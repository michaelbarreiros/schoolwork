==> flow/design.v <==
module fulladder(Cin, x, y, s, Cout);
	input Cin, x, y;
	output s, Cout;
	wire z1,z2,z3,z4;
	and (z1,x,y);
	and (z2,x,Cin);
	and (z3,y,Cin);
	or (Cout,z1,z2,z3);
	xor (z4,x,y);
	xor (s,z4,Cin);
endmodule
module ripple(x,y,z);
	input [2:0]x,y;
	output [3:0]z;
	wire [2:1]c;
	fulladder stage0(0,x[0],y[0],z[0],c[1]);
	fulladder stage1(c[1],x[1],y[1],z[1],c[2]);
	fulladder stage2(c[2],x[2],y[2],z[2],z[3]);
endmodule
module alu3(x, Clock,Reset,leds);
	input [2:0]x;
	input Clock,Reset;
	output [1:7]leds;
	wire [2:0]q;
	wire [2:0]r;
	wire [3:0]y;
		register in1(x,Clock,q);
		registerReset in2(y, Clock, Reset,r);
		ripple add(q,r,y);
		hex7seg out(y,leds);
endmodule
module hex7seg(x,leds);
	input [3:0]x;
	output reg [1:7]leds;
	always @(x)
		case (x)  
			0: leds = 7'b0000001;
			1: leds = 7'b1001111;
			2: leds = 7'b0010010;
			3: leds = 7'b0000110;
			4: leds = 7'b1001100;
			5: leds = 7'b0100100;
			6: leds = 7'b0100000;
			7: leds = 7'b0001111;
			8: leds = 7'b0000000;
			9: leds = 7'b0000100;
			10: leds = 7'b0001000;
			11: leds = 7'b1100000;
			12: leds = 7'b0110001;
			13: leds = 7'b1000010;
			14: leds = 7'b0110000;
			15: leds = 7'b0111000;
	endcase
endmodule
module register(D,Clock,Q);
	input [2:0]D;
	input Clock;
	output reg [2:0]Q;
	always@(posedge Clock)
			Q<=D;
endmodule
module registerReset(D,Clock,Resetn,Q);
	input [2:0]D;
	input Clock,Resetn;
	output reg [2:0]Q;
	always@(posedge Clock, negedge Resetn)
		if(Resetn == 0)
			Q<= 3'b00;
		else
			Q<=D;
endmodule
From RTL to reports: alu3
What the tools print for alu3, step after step.
Lines are those of the file above, counted from 1.
Operators: Yosys type, input widths -> output width; for muxes data width and select width s.
Cell names lack the library's common part.
The mark n/a stands for no value.
- top module: alu3
- clock: Clock
- library: sky130hd
- library corner: tt_025C_1v80

Elaborated design
Yosys after proc, flatten, opt, wreduce and memory -nomap, before mapping. Enables and synchronous resets that opt folds into registers are not counted as muxes. Memory bits, and registers merged into a memory's read port (data or address), are not among the register bits. Print and check cells are not counted. Equal cells are merged and count once.
Yosys's memory passes give these memory sizes; they may raise the number of words (mostly to a power of two), join words into wider ones and drop unused or constant bits.
- elaborated cells: 19
- flip-flop bits (word level) at 6
- output and inout port bits at 7
- word width x clocked read ports: 0
- memories kept at 1
- memory bits (read-only): 112
- input bits at 5
- noted latch bits: 0
- noted RAM bits: 0
- memories (memory ; depth ; bits a word ; rd ports ; write ports ; line ; source):
    (name not given) ; 16 ; 7 ; 1 ; 0 ; 36 ; case (x)
- noted muxes and demuxes: 0
- noted $mul: 0
- eq/ne operators at 0
- reductions and logical operators: 0
- shift-type cells: 0
- noted div/mod/pow operators: 0
- magnitude comparators at 0
- add/subtract/negate cells at 0
- noted bitwise operators: 16
- operators with widths (kind ; number):
    $and 1x1->1 ; 7
    $xor 1x1->1 ; 5
    $or 1x1->1 ; 4

Logic depth
Yosys ltp: most cells in a row. Word level: on the elaborated netlist, between registers, memories and ports. Mapped: between sequential cells and ports; inverters and the memories' decode and read muxes count.
- depth after elaboration at 7
- ABC_AREA: 0
- noted gate-level depth with buffers: 7
- gate-level depth less buffers: 7

Synthesis result
Yosys stat after the flow's synthesis: flattened, memories mapped to cells. It holds for the ABC_AREA given above (unset counts as 0); a run with the other value may have another netlist.
- cells by type (cell type ; number ; total area (um^2)):
    ha_1 ; 7 ; 87.584
    dfrtp_1 ; 3 ; 75.072
    dfxtp_1 ; 3 ; 60.058
    mux2i_1 ; 6 ; 60.058
    fa_1 ; 2 ; 40.038
    inv_1 ; 8 ; 30.029
    mux4_2 ; 1 ; 22.522
    buf_6 ; 1 ; 11.261
    mux2_2 ; 1 ; 11.261
    nand3_1 ; 2 ; 10.01
    o21ai_0 ; 2 ; 10.01
    o32ai_1 ; 1 ; 8.758
    or2b_2 ; 1 ; 8.758
    buf_4 ; 1 ; 7.507
    nand3b_1 ; 1 ; 7.507
    o31ai_1 ; 1 ; 7.507
    o22ai_1 ; 1 ; 6.256
- mapped cells: 42
- flip-flop cells: 6
- synthesis area: 464.2 um^2
- buffer cells: 2
The figures by module come from a second, unflattened synthesis with its own total; it is not the netlist above.
- noted cells (unflattened synthesis): 41
- area total of the unflattened synthesis at 461.7 um^2
Rows give one instance, submodules left out.
- by module (module ; cells ; seq. area (um^2) ; times used ; area (um^2)):
    hex7seg ; 31 ; 0.0 ; 1 ; 262.8
    registerReset ; 3 ; 75.1 ; 1 ; 75.1
    fulladder ; 1 ; 0.0 ; 3 ; 20.0
    register ; 3 ; 60.1 ; 1 ; 60.1
    ripple ; 1 ; 0.0 ; 1 ; 3.8
    alu3 ; 0 ; 0.0 ; 1 ; 0.0

Path before layout
Source: OpenSTA report_checks on the synthesized netlist (no wires, ideal clock, input and output delay 20% of the period each), path of least setup slack; recovery checks are left aside. Register names are those of the netlist, which keeps one name where synthesis merged equal registers.
- kind: register -> output
- start: reg in2.Q[0]
- end: out leds[4]
- arrival at 1980 ps
- delay of the path: 1980 ps
- noted external output delay: 1038 ps
- launch time at the first pin: 0 ps
- driving pins on the path: 7
- path slack at 2172 ps
- period at 5190 ps
- noted data required time: 4152 ps
- noted synthesis period reached: 3018 ps
"delay of the path" is the arrival time less input delay plus setup time.
A path that ends at an output port has no setup time.
"driving pins on the path" counts driving pins, that of a launching flip-flop among them; a cell with two outputs on the path counts twice.
"synthesis period reached" = period - worst setup slack (recovery checks aside). The figure is calculated, with input and output delays left at 20% of the set period.
The rows between start and end are the longest chain of elaborated cells between them; the timing report does not say that the signal goes this way. Where chains are equally long, one stands for them.
A line is the first line of the expression or statement that the cell stems from. Yosys adds cells for indexed reads and writes and turns some case tables into memories.
The chain passes a memory read, where the word-level depth is cut; so it can be longer than that depth.
- cells stage by stage: dfrtp_1 -> ha_1 -> inv_1 -> fa_1 -> fa_1 -> buf_6 -> mux4_2
- length of the longest elaborated chain at 8
- elaborated cells on any way between the ends: 13
- RTL lines with such cells: 7
- those cells by class: 12 x logic; 1 x memory
- RTL lines, path after synthesis (what ; line ; source):
    start, declared ; 65 ; output reg [2:0]Q;
    start, assigned ; 68 ; Q<= 3'b00;
    start, assigned ; 70 ; Q<=D;
    $and 1x1->1 ; 5 ; and (z1,x,y);
    $and 1x1->1 ; 6 ; and (z2,x,Cin);
    $or 1x1->1 (2 in a row) ; 8 ; or (Cout,z1,z2,z3);
    $and 1x1->1 ; 6 ;
    $or 1x1->1 (2 in a row) ; 8 ;
    $mem_v2 16x7 ; 36 ; case (x)
    end, declared ; 23 ; output [1:7]leds;

Path in the finished layout
Path of least setup slack in the final report of run 1 (OpenROAD, finished layout, wires in). Where an end is a register, its clock arrival counts in the times.
The path's times are printed in steps of 10 ps; the period is the one set.
- kind: register -> output
- start: reg in2.Q[0]
- end: out leds[4]
- arrival at 2730 ps
- driving pins on the path: 7
- noted data required time: 3350 ps
- noted external output delay: 840 ps
- launch time at the first pin: 240 ps
- path slack at 620 ps
- period at 4190 ps
The rows between start and end are the longest chain of elaborated cells between them; the timing report does not say that the signal goes this way. Where chains are equally long, one stands for them.
The chain passes a memory read, where the word-level depth is cut; so it can be longer than that depth.
- cells stage by stage: dfrtp_1 -> ha_1 -> inv_1 -> fa_2 -> fa_2 -> mux4_2 -> clkdlybuf4s50_1
- length of the longest elaborated chain at 8
- elaborated cells on any way between the ends: 13
- RTL lines with such cells: 7
- those cells by class: 12 x logic; 1 x memory
- RTL lines, path post-layout (what ; line ; source):
    start, declared ; 65 ; output reg [2:0]Q;
    start, assigned ; 68 ; Q<= 3'b00;
    start, assigned ; 70 ; Q<=D;
    $and 1x1->1 ; 5 ; and (z1,x,y);
    $and 1x1->1 ; 6 ; and (z2,x,Cin);
    $or 1x1->1 (2 in a row) ; 8 ; or (Cout,z1,z2,z3);
    $and 1x1->1 ; 6 ;
    $or 1x1->1 (2 in a row) ; 8 ;
    $mem_v2 16x7 ; 36 ; case (x)
    end, declared ; 23 ; output [1:7]leds;

==> results <==
Measured data: module alu3, platform sky130hd, 2 stored runs of the flow under differing settings, order arbitrary. Input and output delays are each 20% of the period that was set; the output load is 0.01 pF.
"period reached" = clock period - worst setup slack. The figure is calculated, with input and output delays left at 20% of the set period.

Run 1
Settings were period_ns = 4.19; CORE_UTILIZATION = 43; SETUP_SLACK_MARGIN = 0.47; PLACE_DENSITY_LB_ADDON = 0.07; CORE_MARGIN = 3; CELL_PAD_IN_SITES_GLOBAL_PLACEMENT = 1; ABC_AREA = 0; GPL_TIMING_DRIVEN = 1; CTS_CLUSTER_SIZE = 51; SLEW_MARGIN = 40; MIN_ROUTING_LAYER = met2; CAP_MARGIN = 20
- Yosys chip area after synthesis: 464.2 um^2
- die outline area: 1509.7 um^2
- final design utilization at 62.1%
- worst setup slack after layout at 622 ps
- total negative setup slack at 0 ps
- noted the lowest hold slack: 602 ps
- period reached: 3569 ps

Run 2
Settings were period_ns = 1.74; CORE_UTILIZATION = 60; SETUP_SLACK_MARGIN = 0.24; CORE_MARGIN = 7; CELL_PAD_IN_SITES_GLOBAL_PLACEMENT = 1; CELL_PAD_IN_SITES_DETAIL_PLACEMENT = 2; GPL_TIMING_DRIVEN = 1; SLEW_MARGIN = 0; MAX_ROUTING_LAYER = met4; CAP_MARGIN = 20
- no final report: floorplanning broke off with PDN-0185
